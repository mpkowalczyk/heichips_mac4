==> flow/design.v <==
module accumulator #(
    parameter int BIT_WIDTH = 32   
) (
    input  logic        clk,
    input  logic        start,           
    input  logic [3:0]  data_in,         
    output logic [3:0]  data_out,        
    output logic        data_out_valid,   
    output logic        result_complete,  
    output logic        ready            
);
    localparam int NIBBLES_PER_INPUT = BIT_WIDTH / 4;   
    localparam int OUTPUT_WIDTH = BIT_WIDTH;        
    localparam int OUTPUT_NIBBLES = OUTPUT_WIDTH / 4;   
    localparam int MAX_NIBBLES = (NIBBLES_PER_INPUT > OUTPUT_NIBBLES) ? NIBBLES_PER_INPUT : OUTPUT_NIBBLES;
    localparam int NIBBLE_COUNTER_WIDTH = $clog2(MAX_NIBBLES);  
    typedef enum logic [2:0] {
        IDLE         = 3'b000,
        RECV_DATA    = 3'b001,
        SEND_RESULT  = 3'b010,
        DONE         = 3'b011
    } state_t;
    state_t current_state = IDLE;
    state_t next_state = IDLE;
    logic [OUTPUT_WIDTH-1:0] accumulator = 'd0;                        
    logic [NIBBLE_COUNTER_WIDTH-1:0] nibble_counter = 'd0;             
    always_ff @(posedge clk) begin
        current_state <= next_state;
    end
    always_comb begin
        next_state = current_state;
        case (current_state)
            IDLE: begin
                if (start) begin
                    next_state = RECV_DATA;
                end
            end
            RECV_DATA: begin
                if (nibble_counter == NIBBLES_PER_INPUT - 1) begin
                    if (start) begin
                        next_state = SEND_RESULT;   
                    end else begin
                        next_state = RECV_DATA;     
                    end
                end
            end
            SEND_RESULT: begin
                if (nibble_counter == OUTPUT_NIBBLES - 1) begin   
                    next_state = DONE;
                end
            end
            DONE: begin
                if (start) begin
                    next_state = RECV_DATA;
                end else begin
                    next_state = IDLE;
                end
            end
        endcase
    end
    always_ff @(posedge clk) begin
        case (current_state)
            IDLE: begin
                nibble_counter <= '0;
                if (start) begin
                    accumulator <= {{(OUTPUT_WIDTH-4){1'b0}}, data_in};   
                    nibble_counter <= 1'b1;   
                end
            end
            RECV_DATA: begin
                accumulator <= accumulator + ({{(OUTPUT_WIDTH-4){1'b0}}, data_in} << (nibble_counter * 4));
                nibble_counter <= nibble_counter + 1'b1;
                if (nibble_counter == NIBBLES_PER_INPUT - 1) begin
                    nibble_counter <= '0;   
                end
            end
            SEND_RESULT: begin
                nibble_counter <= nibble_counter + 1'b1;
                if (nibble_counter == OUTPUT_NIBBLES - 1) begin
                    nibble_counter <= '0;
                end
            end
            DONE: begin
                if (start) begin
                    accumulator <= {{(OUTPUT_WIDTH-4){1'b0}}, data_in};   
                    nibble_counter <= 1'b1;
                end else begin
                    accumulator <= '0;
                end
            end
            default: begin
                nibble_counter <= '0;
            end
        endcase
    end
    always_ff @(posedge clk) begin
        case (current_state)
            IDLE: begin
                ready <= 1'b1;
                data_out_valid <= 1'b0;
                result_complete <= 1'b0;
                data_out <= 4'h0;
            end
            RECV_DATA: begin
                ready <= 1'b0;
                data_out_valid <= 1'b0;
                result_complete <= 1'b0;
                data_out <= 4'h0;
            end
            SEND_RESULT: begin
                ready <= 1'b0;
                result_complete <= 1'b0;
                data_out_valid <= 1'b1;
                data_out <= accumulator[nibble_counter * 4 +: 4];
            end
            DONE: begin
                ready <= 1'b1;
                result_complete <= 1'b1;
                data_out_valid <= 1'b0;
                data_out <= 4'h0;
            end
        endcase
    end
endmodule
* From RTL to reports: accumulator
What the tools print for accumulator, step after step.
Lines are those of the file above, counted from 1.
Cell names lack the library's common part.
Not given: n/a
- Design top :: accumulator
- Clock :: clk
- Cell library :: sky130hd
- Timing corner :: tt_025C_1v80

* After elaboration
Source: Yosys, flattened and elaborated, memories not mapped. Widths are those after wreduce. Registers that Yosys merges into a memory's read port (data or address) are not register bits. Print and check cells do not count.
- Bits in latches :: 0
- Register bits :: 45
- Cells after elaboration :: 46
- Clocked read ports x word width :: 0
- Output and inout port bits :: 7
- Bits in read-only memories :: 0
- Input port bits :: 6
- Memories :: 0
- Memory bits (writable) :: 0
- Multiplexer cells :: 15
- Shift operators :: 2
- $add $sub $neg :: 2
- Equal/unequal tests :: 8
- Order comparisons :: 0
- Bitwise logic cells :: 0
- Multipliers :: 0
- Divide/modulo/power cells :: 0
- Reduce/logical cells :: 12
** Operators with widths (number)
- parallel mux 32 bit (select 3 bit) :: 1
- adder 32 bit :: 1
- indexed select 32 x 6 -> 4 bit :: 1
- << shifter 4 x 5 -> 32 bit :: 1
- two-way mux 32 bit :: 1
- parallel mux 3 bit (select 4 bit) :: 1
- two-way mux 3 bit :: 4
- parallel mux 3 bit (select 3 bit) :: 1
- inequality test 2 bit (second input constant) :: 4
- parallel mux 4 bit (select 2 bit) :: 1
- nonzero test 2 bit :: 3
- == test 3 x 2 -> 1 bit (second input constant) :: 2
- OR reduction 3 bit :: 2
- parallel mux 1 bit (select 2 bit) :: 3
- OR reduction 2 bit :: 2
- AND reduction 4 bit :: 1
- nonzero test 4 bit :: 1
- two-way mux 4 bit :: 1
- adder 3 x 1 -> 3 bit (second input constant) :: 1
- == test 3 x 1 -> 1 bit (second input constant) :: 1
- == test 3 bit (second input constant) :: 1
- logical NOT 3 bit :: 1
- nonzero test 3 bit :: 1
- AND reduction 2 bit :: 1
- two-way mux 2 bit :: 1
- two-way mux 1 bit :: 1

* Longest topological paths
Yosys ltp: most cells in a row. Word level: on the elaborated netlist, between registers, memories and ports. Mapped: between sequential cells and ports; inverters and the memories' decode and read muxes count.
- Word-level depth :: 3
- ABC_AREA :: 0
- Gate-level depth with buffers :: 14
- Mapped depth without buffers :: 12

* After synthesis
The flow's flattened synthesis, as Yosys stat reports it; memories are mapped. The netlist is that of the ABC_AREA named above (0 if unset); the other value can give another one.
Totals and module areas in this step are rounded.
** Cells by type
- edfxtp_1 :: number 44, total area 1.32E+03 um2
- ha_1 :: number 38, total area 475.456 um2
- nor2_1 :: number 69, total area 258.998 um2
- a21oi_1 :: number 41, total area 205.197 um2
- mux4_2 :: number 8, total area 180.173 um2
- nand2_1 :: number 37, total area 138.883 um2
- xor2_1 :: number 15, total area 131.376 um2
- o21ai_0 :: number 22, total area 110.106 um2
- nand2b_1 :: number 17, total area 106.352 um2
- mux2i_1 :: number 9, total area 90.086 um2
- xnor2_1 :: number 8, total area 70.067 um2
- inv_1 :: number 15, total area 56.304 um2
- nor2b_1 :: number 8, total area 50.048 um2
- clkbuf_1 :: number 13, total area 48.797 um2
- o211ai_1 :: number 6, total area 45.043 um2
- a21o_1 :: number 5, total area 37.536 um2
- nand4_1 :: number 6, total area 37.536 um2
- nand3_1 :: number 7, total area 35.034 um2
Not listed: further types 40, cells in them 68.
- Flip-flop cells :: 44
- Sequential part of the area :: 1320 um2
- Synthesis area :: 3970 um2
- Buffer cells :: 20
- Cells in the netlist :: 436

* Timing after synthesis
OpenSTA on the mapped netlist: ideal clock, no wires. The path of least setup slack (recovery checks aside). Input and output delay are each 20% of the period. Register names are those of the netlist, which keeps one name where synthesis merged equal registers.
- Kind :: reg-to-reg
- Start point :: register nibble_counter[0]
- End point :: register accumulator[24]
- Delay of the path :: 3.456 ns
- Stages on the path :: 13
- Library setup time :: 0.259 ns
- Time at the first pin :: 0.000 ns
- Data arrival time :: 3.197 ns
- Required time :: 3.381 ns
- Slack :: 0.185 ns
- Period :: 3.64 ns
- Buffers on the path :: 2
- Synthesis period reached :: 3.455 ns
"delay of the path" = arrival - input delay + setup time.
"stages on the path" counts driving pins, that of a launching flip-flop among them; a cell with two outputs on the path counts twice.
"synthesis period reached" is the clock period less the worst setup slack; recovery checks do not enter. This is arithmetic on one report: input and output delays are still those of the set period (20% each).
Between the ends stands the longest chain of elaborated cells between them, by number of cells; it is not shown to be the way that was timed. Of several equally long chains one is given.
Each line given opens the expression or statement behind the cell; cells for indexed reads and writes are added by Yosys, which also makes memories of some case tables.
At most two assigning lines are given for a register; there are more.
- Path through :: edfxtp_1 > buf_2 > or2_2 > clkbuf_1 > or2_2 > fa_1 > nand2b_1 > a21oi_2 > o21ai_1 > nor2b_1 > or4_1 > a21oi_1 > nor3b_2
- Cells in the longest elaborated chain :: 3
- Elaborated cells on any way between the ends :: 3
- RTL lines with such cells :: 2
- Classes of those cells :: add/sub (1); shift (1); mux (1)
** RTL lines, path after synthesis
- start, declared :: RTL line 26 : logic [NIBBLE_COUNTER_WIDTH-1:0] nibble_counter = 'd0;
- start, assigned :: RTL line 72 : nibble_counter <= nibble_counter + 1'b1;
- start, assigned :: RTL line 78 : nibble_counter <= nibble_counter + 1'b1;
- << shifter 4 x 5 -> 32 bit :: RTL line 71 : accumulator <= accumulator + ({{(OUTPUT_WIDTH-4){1'b0}}, data_in} << (nibble_counter * 4));
- adder 32 bit :: RTL line 71
- parallel mux 32 bit (select 3 bit) :: RTL line 62 : case (current_state)
- end, assigned :: RTL line 66 : accumulator <= {{(OUTPUT_WIDTH-4){1'b0}}, data_in};
- end, assigned :: RTL line 71
- end, declared :: RTL line 25 : logic [OUTPUT_WIDTH-1:0] accumulator = 'd0;

Data sheet: physical implementation of accumulator

Below are 2 stored runs of the flow (Yosys, OpenROAD; platform sky130hd) on accumulator, each with its settings, unordered. Constraints: input delay and output delay 20% of the set period each, output load 0.01 pF.

* Run 1
** Files
==> flow/run.sh <==
#!/bin/bash
# the make line also repeats the synthesis and layout settings of config.mk as NAME=value (left out here)
make -C /OpenROAD-flow-scripts/flow DESIGN_CONFIG=/design/flow/config.mk WORK_HOME=/design/flow/orfs CLKGATE_MAP_FILE= finish
==> flow/config.mk <==
export PLATFORM = sky130hd
export DESIGN_NAME = accumulator
export DESIGN_NICKNAME = accumulator
export VERILOG_FILES = /design/flow/design.v
export SDC_FILE = /design/flow/constraint.sdc
export NUM_CORES = 4
export LEC_CHECK = 0
export CAP_MARGIN = 0
export CELL_PAD_IN_SITES_DETAIL_PLACEMENT = 2
export CELL_PAD_IN_SITES_GLOBAL_PLACEMENT = 0
export CORE_ASPECT_RATIO = 0.69
export CORE_MARGIN = 10
export CORE_UTILIZATION = 56
export CTS_CLUSTER_DIAMETER = 284
export MAX_ROUTING_LAYER = met4
export PLACE_DENSITY = 0.87
export SETUP_SLACK_MARGIN = 0.79
export SLEW_MARGIN = 20
==> flow/constraint.sdc <==
create_clock -name core_clock -period 3.1 [get_ports {clk}]
set_input_delay 0.6200 -clock core_clock [delete_from_list [all_inputs] [get_ports {clk}]]
set_output_delay 0.6200 -clock core_clock [all_outputs]
set_load 0.01 [all_outputs]
** Results
No final report: placement broke off with DPL-0033.

* Run 2
** Files
==> flow/run.sh <==
#!/bin/bash
# the make line also repeats the synthesis and layout settings of config.mk as NAME=value (left out here)
make -C /OpenROAD-flow-scripts/flow DESIGN_CONFIG=/design/flow/config.mk WORK_HOME=/design/flow/orfs CLKGATE_MAP_FILE= finish
==> flow/config.mk <==
export PLATFORM = sky130hd
export DESIGN_NAME = accumulator
export DESIGN_NICKNAME = accumulator
export VERILOG_FILES = /design/flow/design.v
export SDC_FILE = /design/flow/constraint.sdc
export NUM_CORES = 4
export LEC_CHECK = 0
export ABC_AREA = 0
export CAP_MARGIN = 0
export CELL_PAD_IN_SITES_DETAIL_PLACEMENT = 1
export CELL_PAD_IN_SITES_GLOBAL_PLACEMENT = 1
export CORE_ASPECT_RATIO = 0.84
export CORE_MARGIN = 2
export CORE_UTILIZATION = 60
export CTS_CLUSTER_DIAMETER = 301
export GPL_TIMING_DRIVEN = 0
export MAX_ROUTING_LAYER = met5
export SETUP_SLACK_MARGIN = 0.19
export SLEW_MARGIN = 20
==> flow/constraint.sdc <==
create_clock -name core_clock -period 2.9 [get_ports {clk}]
set_input_delay 0.5800 -clock core_clock [delete_from_list [all_inputs] [get_ports {clk}]]
set_output_delay 0.5800 -clock core_clock [all_outputs]
set_load 0.01 [all_outputs]
** Results
No final report: clock tree synthesis broke off with DPL-0033.
