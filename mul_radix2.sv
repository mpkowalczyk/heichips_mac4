==> flow/design.v <==
module mul_radix2 #(
    parameter int BIT_WIDTH = 32   
) (
    input  logic        clk,
    input  logic        start,           
    input  logic [3:0]  data_in,         
    output logic [3:0]  data_out,        
    output logic        data_out_valid,   
    output logic        result_complete,  
    output logic        ready            
);
    localparam int NIBBLES_PER_INPUT = BIT_WIDTH / 4;   
    localparam int OUTPUT_WIDTH = BIT_WIDTH;        
    localparam int OUTPUT_NIBBLES = OUTPUT_WIDTH / 4;   
    localparam int NIBBLE_COUNTER_WIDTH = $clog2(NIBBLES_PER_INPUT);  
    localparam int BIT_COUNTER_WIDTH = $clog2(BIT_WIDTH);        
    typedef enum logic [1:0] {
        IDLE         = 2'b00,
        RECV_A       = 2'b01,
        RECV_B_MUL   = 2'b10,   
        DONE         = 2'b11    
    } state_t;
    state_t current_state = IDLE;
    state_t next_state = IDLE;
    logic [OUTPUT_WIDTH-1:0] product;                            
    logic [BIT_COUNTER_WIDTH-1:0] bit_counter;                   
    logic [NIBBLE_COUNTER_WIDTH-1:0] nibble_counter = '0;             
    logic [BIT_WIDTH-1:0] recv_shift_reg = '0;   
    always_ff @(posedge clk) begin
        current_state <= next_state;
    end
    always_comb begin
        next_state = current_state;
        case (current_state)
            IDLE: begin
                if (start) begin
                    next_state = RECV_A;
                end
            end
            RECV_A: begin
                if (nibble_counter == NIBBLES_PER_INPUT - 1) begin   
                    next_state = RECV_B_MUL;
                end
            end
            RECV_B_MUL: begin
                if (nibble_counter == NIBBLES_PER_INPUT - 1) begin   
                    next_state = DONE;
                end
            end
            DONE: begin
                next_state = IDLE;
            end
        endcase
    end
    always_ff @(posedge clk) begin
        case (current_state)
            IDLE: begin
                if (start) begin
                    recv_shift_reg <= {data_in, recv_shift_reg[BIT_WIDTH-1:4]};
                    nibble_counter <= 1'b1;  
                end
                else begin
                    nibble_counter <= '0;
                    recv_shift_reg <= '0;
                end
            end
            RECV_A: begin
                recv_shift_reg <= {data_in, recv_shift_reg[BIT_WIDTH-1:4]};
                nibble_counter <= nibble_counter + 1'b1;
                if (nibble_counter == NIBBLES_PER_INPUT - 1) begin
                    nibble_counter <= '0;
                end
            end
            RECV_B_MUL: begin
                nibble_counter <= nibble_counter + 1'b1;
                if (nibble_counter == NIBBLES_PER_INPUT - 1) begin
                    nibble_counter <= '0;
                end
            end
            default: begin
                nibble_counter <= '0;
            end
        endcase
    end
    always_ff @(posedge clk) begin
        case (current_state)
            RECV_B_MUL: begin
                product <= product + 
                            (data_in[0] ? ({{(OUTPUT_WIDTH-BIT_WIDTH){1'b0}}, recv_shift_reg} << (bit_counter + 0)) : '0) +
                            (data_in[1] ? ({{(OUTPUT_WIDTH-BIT_WIDTH){1'b0}}, recv_shift_reg} << (bit_counter + 1)) : '0) +
                            (data_in[2] ? ({{(OUTPUT_WIDTH-BIT_WIDTH){1'b0}}, recv_shift_reg} << (bit_counter + 2)) : '0) +
                            (data_in[3] ? ({{(OUTPUT_WIDTH-BIT_WIDTH){1'b0}}, recv_shift_reg} << (bit_counter + 3)) : '0);
                bit_counter <= bit_counter + 4;  
            end
            default: begin
                product <= '0;
                bit_counter <= '0;
            end
        endcase
    end
    always_ff @(posedge clk) begin
        case (current_state)
            IDLE: begin
                ready <= 1'b1;
                data_out_valid <= 1'b0;
                result_complete <= 1'b0;
                data_out <= 4'h0;
            end
            RECV_A: begin
                ready <= 1'b0;
                data_out_valid <= 1'b0;
                result_complete <= 1'b0;
            end
            RECV_B_MUL: begin
                ready <= 1'b0;
                result_complete <= 1'b0;
                if (nibble_counter > 0) begin
                    data_out_valid <= 1'b1;
                    data_out <= product[(nibble_counter - 1) * 4 +: 4];
                end else begin
                    data_out_valid <= 1'b0;
                    data_out <= 4'h0;
                end
            end
            DONE: begin
                ready <= 1'b0;
                result_complete <= 1'b1;
                data_out_valid <= 1'b1;   
                data_out <= product[(OUTPUT_NIBBLES - 1) * 4 +: 4];
            end
        endcase
    end
endmodule
# Tool chain data of mul_radix2
# Tool output for the design above, in the order of the flow.
# Line numbers count from 1 in the design file above.
# Operators carry their Yosys type and port widths (W data, S select, Z words).
# Library cell names are shortened.
# Not given: -
dict set report setup {
  top {mul_radix2}
  clock {clk}
  lib {sky130hd}
  pvt_corner {tt_025C_1v80}
}

# Elaborated design
# Source: Yosys, flattened and elaborated, memories not mapped. Widths are those after wreduce. Registers that Yosys merges into a memory's read port (data or address) are not register bits. Print and check cells do not count.
dict set report word_totals {
  ff_bits 81
  in_bits 6
  elab_cells 59
}
dict set report op_classes {
  addsub 10
  cmp 1
  equal 7
  shifts 5
  n_mux 19
  reduce_and_logical 8
}
# operator count
set ops {}
lappend ops {{$mux W32} 5}
lappend ops {{$add A32 B32 Y32} 4}
lappend ops {{$shl A32 B6 Y32} 3}
lappend ops {{$pmux W32 S2} 1}
lappend ops {{$shl A32 B5 Y32} 1}
lappend ops {{$shiftx A32 B6 Y4} 1}
lappend ops {{$add A5 B2 Y6 const B} 2}
lappend ops {{$pmux W4 S3} 1}
lappend ops {{$pmux W2 S4} 1}
lappend ops {{$ne A2 B2 Y1 const B} 3}
lappend ops {{$reduce_or A3 Y1} 2}
lappend ops {{$add A5 B1 Y6 const B} 1}
lappend ops {{$pmux W3 S2} 1}
lappend ops {{$mux W2} 3}
lappend ops {{$add A5 B3 Y5 const B} 1}
lappend ops {{$eq A2 B2 Y1 const B} 2}
lappend ops {{$reduce_or A2 Y1} 2}
lappend ops {{$sub A3 B1 Y4 const B} 1}
lappend ops {{$mux W4} 1}
lappend ops {{$pmux W1 S2} 2}
lappend ops {{$add A3 B1 Y3 const B} 1}
lappend ops {{$gt A3 B1 Y1 const B} 1}
lappend ops {{$eq A3 B3 Y1 const B} 1}
lappend ops {{$reduce_and A3 Y1} 1}
lappend ops {{$reduce_bool A3 Y1} 1}
lappend ops {{$pmux W1 S3} 1}
lappend ops {{$mux W3} 1}
lappend ops {{$eq A2 B1 Y1 const B} 1}
# Other operator kinds: 3; their cells: 4.

# Depth
# Depth = most cells in a row (Yosys ltp): at word level without a register or memory, in the mapped netlist without a sequential cell, where the memories' decode and read muxes count.
dict set report logic_depth {
  word_depth 6
  ABC_AREA 0
  depth_mapped 23
}

# Synthesis result
# The flow's flattened synthesis, as Yosys stat reports it; memories are mapped. The netlist is that of the ABC_AREA named above (0 if unset); the other value can give another one.
dict set report synth_totals {
  stdcells 896
  yosys_area_um2 8235.4
  sequential_area_um2 1961.9
  ffs 79
  buffers 35
}
# cell_type count type_area_um2
set types {}
lappend types {fa_1 88 1761.69}
lappend types {edfxtp_1 38 1.14E+03}
lappend types {dfxtp_1 41 820.787}
lappend types {inv_1 166 623.098}
lappend types {ha_1 42 525.504}
lappend types {nand2_1 97 364.099}
lappend types {mux4_2 16 360.346}
lappend types {mux2i_1 32 320.307}
lappend types {and2_1 43 269.008}
lappend types {nor2b_1 42 262.752}
lappend types {nor2_1 58 217.709}
lappend types {a21oi_1 30 150.144}
lappend types {xnor2_1 15 131.376}
lappend types {a21o_1 16 120.115}
lappend types {clkbuf_1 25 93.84}
lappend types {xor2_1 10 87.584}
lappend types {and3_1 12 75.072}
lappend types {o21ai_0 14 70.067}
# Other cell types: 46; their cells: 111.

# Timing after synthesis
# Path of least setup slack by OpenSTA after synthesis, without wires, with an ideal clock, recovery checks aside; 20% of the period is set as input and as output delay. Where synthesis merged equal registers, the netlist keeps one of their names.
dict set report synth_timing {
  path_type {register to register}
  from {register bit_counter[2]}
  to {register (no name shown)}
  period_ns 5.48
  setup_ns 0.127
  t_first_pin_ns 0.000
  arrival_ns 5.311
  t_required_ns 5.353
  path_slack_ns 0.042
  path_delay_ns 5.438
  path_stages 22
  path_buffers 3
  period_less_setup_slack_ns 5.438
}
# "path_delay_ns" is the arrival time less input delay plus setup time.
# "path_stages" counts driving pins, that of a launching flip-flop among them; a cell with two outputs on the path counts twice.
# "period_less_setup_slack_ns" = period - worst setup slack (recovery checks aside). The figure is calculated, with input and output delays left at 20% of the set period.
# The rows between start and end are the longest chain of elaborated cells between them; the timing report does not say that the signal goes this way. Where chains are equally long, one stands for them.
# A line is the first line of the expression or statement that the cell stems from. Yosys adds cells for indexed reads and writes and turns some case tables into memories.
dict set report synth_between {
  path_cell_list {dfxtp_1 -> buf_2 -> clkbuf_1 -> buf_1 -> mux2i_1 -> nor2_1 -> nand2_1 -> fa_1 -> inv_1 -> fa_1 -> inv_1 -> fa_1 -> inv_1 -> fa_1 -> a21o_1 -> a221oi_2 -> a221o_1 -> o21ai_1 -> a21o_1 -> a21oi_1 -> nor4_1 -> or3_1}
  elab_chain_cells 6
  cone_cells 15
  classes_between {7 x add/sub; 4 x shift; 4 x mux}
}
# element line_no
set synth_lines {}
lappend synth_lines {{start, declared} 26} ;# logic [BIT_COUNTER_WIDTH-1:0] bit_counter;
lappend synth_lines {{start, assigned} 93} ;# bit_counter <= bit_counter + 4;
lappend synth_lines {{start, assigned} 97} ;# bit_counter <= '0;
lappend synth_lines {{$shl A32 B5 Y32} 89} ;# (data_in[0] ? ({{(OUTPUT_WIDTH-BIT_WIDTH){1'b0}}, recv_shift_reg} << (bit_counter + 0)) : '0) +
lappend synth_lines {{$mux W32} 89}
lappend synth_lines {{$add A32 B32 Y32 x4} 88}
lappend synth_lines {{end, assigned} 88}
lappend synth_lines {{end, assigned} 96}
lappend synth_lines {{end, declared} 25}

# Path in the finished layout
# Path of least setup slack in the final report of run 1 (OpenROAD, finished layout, wires in). Where an end is a register, its clock arrival counts in the times.
dict set report layout_timing {
  path_type {input to register}
  from {input port data_in[0]}
  to {register (no name shown)}
  period_ns 7.4
  input_delay_ns 1.48
  setup_ns 0.07
  t_first_pin_ns 1.48
  arrival_ns 6.86
  t_required_ns 7.68
  path_slack_ns 0.82
  path_stages 18
  path_buffers 2
}
# The rows between start and end are the longest chain of elaborated cells between them; the timing report does not say that the signal goes this way. Where chains are equally long, one stands for them.
dict set report layout_between {
  path_cell_list {clkdlybuf4s50_1 -> buf_4 -> nand2_1 -> fa_1 -> inv_1 -> fa_1 -> inv_1 -> fa_1 -> inv_1 -> ha_1 -> nand4_2 -> or3_4 -> a211oi_2 -> a211oi_2 -> o211ai_2 -> o2111ai_1 -> a21o_1 -> a21oi_1}
  elab_chain_cells 5
  cone_cells 5
  classes_between {4 x add/sub; 1 x mux}
}
# element line_no
set layout_lines {}
lappend layout_lines {{start, declared} 6} ;# input  logic [3:0]  data_in,
lappend layout_lines {{$mux W32} 89} ;# (data_in[0] ? ({{(OUTPUT_WIDTH-BIT_WIDTH){1'b0}}, recv_shift_reg} << (bit_counter + 0)) : '0) +
lappend layout_lines {{$add A32 B32 Y32 x4} 88}
lappend layout_lines {{end, assigned} 88}
lappend layout_lines {{end, assigned} 96}
lappend layout_lines {{end, declared} 25}

; Top module mul_radix2; platform sky130hd; tools Yosys and OpenROAD; 2 stored runs in no particular order. Input and output delays are each 20% of the period that was set; the output load is 0.01 pF.
; "period_reached_ns" means the clock period less the worst setup slack. The figure is calculated, with input and output delays left at 20% of the set period.
; "critical_path_time_ns" is the time allowed to the run's worst setup path (the clock period less input and output delay, where it has them) less its slack. Clock arrival times count: a late capture clock shortens it, a late launch clock lengthens it.

[run 1: settings]
period_ns = 7.4
CORE_UTILIZATION = 37
PLACE_DENSITY_LB_ADDON = 0.04
CORE_ASPECT_RATIO = 1.13
CORE_MARGIN = 5
CELL_PAD_IN_SITES_DETAIL_PLACEMENT = 2
ABC_AREA = 0
CTS_CLUSTER_DIAMETER = 21
CAP_MARGIN = 0
SLEW_MARGIN = 25
MIN_ROUTING_LAYER = met1
[run 1: results]
ys_area_um2 = 8235.4
design.die.area_um2 = 25346.7
stdcell_area_um2 = 8944.8
finish.utilization_frac = 0.405
ws_setup_ns = 0.819
setup_tns_ns = 0.000
hold_ws_ns = 0.588
period_reached_ns = 6.581
critical_path_time_ns = 5.10
worst_setup_path_type = input to register

[run 2: settings]
period_ns = 9.46
CORE_UTILIZATION = 51
CORE_MARGIN = 8
ABC_AREA = 1
GPL_TIMING_DRIVEN = 1
CTS_CLUSTER_SIZE = 77
CTS_CLUSTER_DIAMETER = 337
SLEW_MARGIN = 25
MIN_ROUTING_LAYER = met2
CAP_MARGIN = 20
[run 2: results]
ys_area_um2 = 8675.8
design.die.area_um2 = 21440.3
stdcell_area_um2 = 9225.1
finish.utilization_frac = 0.556
ws_setup_ns = 2.598
setup_tns_ns = 0.000
hold_ws_ns = 0.581
period_reached_ns = 6.862
critical_path_time_ns = 4.97
worst_setup_path_type = input to register
